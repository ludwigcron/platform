==> flow/design.v <==
`default_nettype none
module oscillator #(
    parameter integer N     = 8,
    parameter integer SHIFT = 6,
    parameter integer MULT  = 1,
    parameter integer START = 2**(N-1) * 0.9
) (
    input  wire                 clk,
    input  wire                 rstb,
    output reg signed [N-1:0]   cos,
    output reg signed [N-1:0]   sin
);
always @(posedge clk)
begin 
    if (rstb) begin
        cos <= START;
        sin <= {N{1'b0}};
    end else begin
        cos <= cos - ((sin + (cos*MULT >>> SHIFT))*MULT >>> SHIFT);
        sin <= sin + (cos*MULT >>> SHIFT);
    end
end
endmodule
From RTL to reports: oscillator --
What the tools print for oscillator, step after step. Line numbers count from 1 in the design file above. A cell with - has no value.
Inputs: top module oscillator, clock clk, cell library sky130hd, library corner tt_025C_1v80

Elaborated design --
Yosys after proc, flatten, opt, wreduce and memory -nomap, before mapping. Enables and synchronous resets that opt folds into registers are not counted as muxes. Memory bits, and registers merged into a memory's read port (data or address), are not among the register bits. Print and check cells are not counted. Equal cells are merged and count once.
Storage and ports: elaborated cells 4, input port bits 2, bits in registers 16
Operators by class: add/sub/neg operators 2
Operators by type and width (count):
- adder 8 x 2 -> 9 bit | 1
- subtractor 8 x 3 -> 8 bit | 1

Depth --
Longest topological path by Yosys (ltp), each cell counted once; first at word level (registers and memories cut), then after technology mapping (sequential cells cut; the memories' decode and read muxes count).
Logic depth: depth after elaboration 2, ABC_AREA 0, gate-level depth with buffers 14

Netlist --
Source: synth_stat.txt of the flow (Yosys; design flattened, memories mapped). It holds for the ABC_AREA given above (unset counts as 0); a run with the other value may have another netlist. Totals and module areas in this step are rounded.
Synthesis totals: mapped area 1160 µm², buffers 5, flip-flop cells 16, cells in the netlist 134, area of sequential cells 320 µm²
Cell types:
- sky130_fd_sc_hd__dfxtp_1 | count 16, area in all 320.307 µm²
- sky130_fd_sc_hd__ha_1 | count 10, area in all 125.12 µm²
- sky130_fd_sc_hd__nor2b_1 | count 9, area in all 56.304 µm²
- sky130_fd_sc_hd__nor2_1 | count 13, area in all 48.797 µm²
- sky130_fd_sc_hd__fa_1 | count 2, area in all 40.038 µm²
- sky130_fd_sc_hd__a21o_1 | count 5, area in all 37.536 µm²
- sky130_fd_sc_hd__xnor2_1 | count 4, area in all 35.034 µm²
- sky130_fd_sc_hd__nand2b_1 | count 5, area in all 31.28 µm²
- sky130_fd_sc_hd__nand3_1 | count 6, area in all 30.029 µm²
- sky130_fd_sc_hd__xor2_1 | count 3, area in all 26.275 µm²
- sky130_fd_sc_hd__a21oi_1 | count 5, area in all 25.024 µm²
- sky130_fd_sc_hd__nor3_1 | count 5, area in all 25.024 µm²
- sky130_fd_sc_hd__a31oi_4 | count 1, area in all 21.27 µm²
- sky130_fd_sc_hd__and3_1 | count 3, area in all 18.768 µm²
- sky130_fd_sc_hd__or2_2 | count 3, area in all 18.768 µm²
- sky130_fd_sc_hd__a211o_1 | count 2, area in all 17.517 µm²
- sky130_fd_sc_hd__a311oi_1 | count 2, area in all 17.517 µm²
- sky130_fd_sc_hd__and4_1 | count 2, area in all 17.517 µm²
Not listed: further types 26, cells in them 38.

Worst setup path after synthesis --
OpenSTA on the mapped netlist: ideal clock, no wires. The path of least setup slack (recovery checks aside). Input and output delay are each 20% of the period. Register names are those of the netlist, which keeps one name where synthesis merged equal registers.
Timing post-synthesis: path type register to register, from reg cos[7], to reg cos[3], delay of the path 3.329 ns, data arrival time 3.271 ns, driving pins on the path 14, buffers on the path 1, setup time 0.058 ns, period 4.96 ns, slack 1.631 ns, launch time at the first pin 0.000 ns, synthesis period reached 3.329 ns
"delay of the path" is the arrival time less input delay plus setup time. "driving pins on the path" counts driving pins, that of a launching flip-flop among them; a cell with two outputs on the path counts twice. "synthesis period reached" is the clock period less the worst setup slack; recovery checks do not enter. This is arithmetic on one report: input and output delays are still those of the set period (20% each). The rows between start and end are the longest chain of elaborated cells between them; the timing report does not say that the signal goes this way. Where chains are equally long, one stands for them. A line is the first line of the expression or statement that the cell stems from. Yosys adds cells for indexed reads and writes and turns some case tables into memories.
Between the ends, post-synthesis: cell sequence sky130_fd_sc_hd__dfxtp_1 sky130_fd_sc_hd__ha_1 sky130_fd_sc_hd__a21o_1 sky130_fd_sc_hd__a21o_1 sky130_fd_sc_hd__o311ai_0 sky130_fd_sc_hd__a21oi_1 sky130_fd_sc_hd__nand2b_1 sky130_fd_sc_hd__ha_1 sky130_fd_sc_hd__nor2b_1 sky130_fd_sc_hd__or2_1 sky130_fd_sc_hd__clkbuf_1 sky130_fd_sc_hd__or4_1 sky130_fd_sc_hd__a21oi_1 sky130_fd_sc_hd__a211o_1, length of the longest elaborated chain 2, elaborated cells between the ends (all ways) 2, those cells by class add/sub (2)
RTL lines, path post-synthesis:
- start: declaration | RTL line 10 | output reg signed [N-1:0]   cos,
- start: assignment | RTL line 16 | cos <= START;
- start: assignment | RTL line 19 | cos <= cos - ((sin + (cos*MULT >>> SHIFT))*MULT >>> SHIFT);
- adder 8 x 2 -> 9 bit | RTL line 19
- subtractor 8 x 3 -> 8 bit | RTL line 19
- end: assignment | RTL line 16
- end: assignment | RTL line 19
- end: declaration | RTL line 10

Add stored flow runs of oscillator

Below are 2 stored runs of the flow (Yosys, OpenROAD; platform sky130hd) on oscillator, each with its settings, unordered. Constraints: input delay and output delay 20% of the set period each, output load 0.01 pF.

* Entry A | settings: period_ns 3.92; CORE_UTILIZATION 69; SETUP_SLACK_MARGIN -0.11; PLACE_DENSITY_LB_ADDON 0.27; CELL_PAD_IN_SITES_GLOBAL_PLACEMENT 3; CTS_CLUSTER_SIZE 67; CTS_CLUSTER_DIAMETER 255; CAP_MARGIN 25; MAX_ROUTING_LAYER met4; CORE_MARGIN 2; SLEW_MARGIN 20 | stopped before the end: placement reported FLW-0024
* Entry B | settings: period_ns 3.12; CORE_UTILIZATION 66; SETUP_SLACK_MARGIN 0.4; PLACE_DENSITY_LB_ADDON 0.02; CORE_MARGIN 9; CELL_PAD_IN_SITES_GLOBAL_PLACEMENT 2; CELL_PAD_IN_SITES_DETAIL_PLACEMENT 2; TNS_END_PERCENT 5; ABC_AREA 0; GPL_TIMING_DRIVEN 1; CTS_CLUSTER_DIAMETER 302; MAX_ROUTING_LAYER met5; CAP_MARGIN 20; SLEW_MARGIN 20 | stopped before the end: placement reported FLW-0024
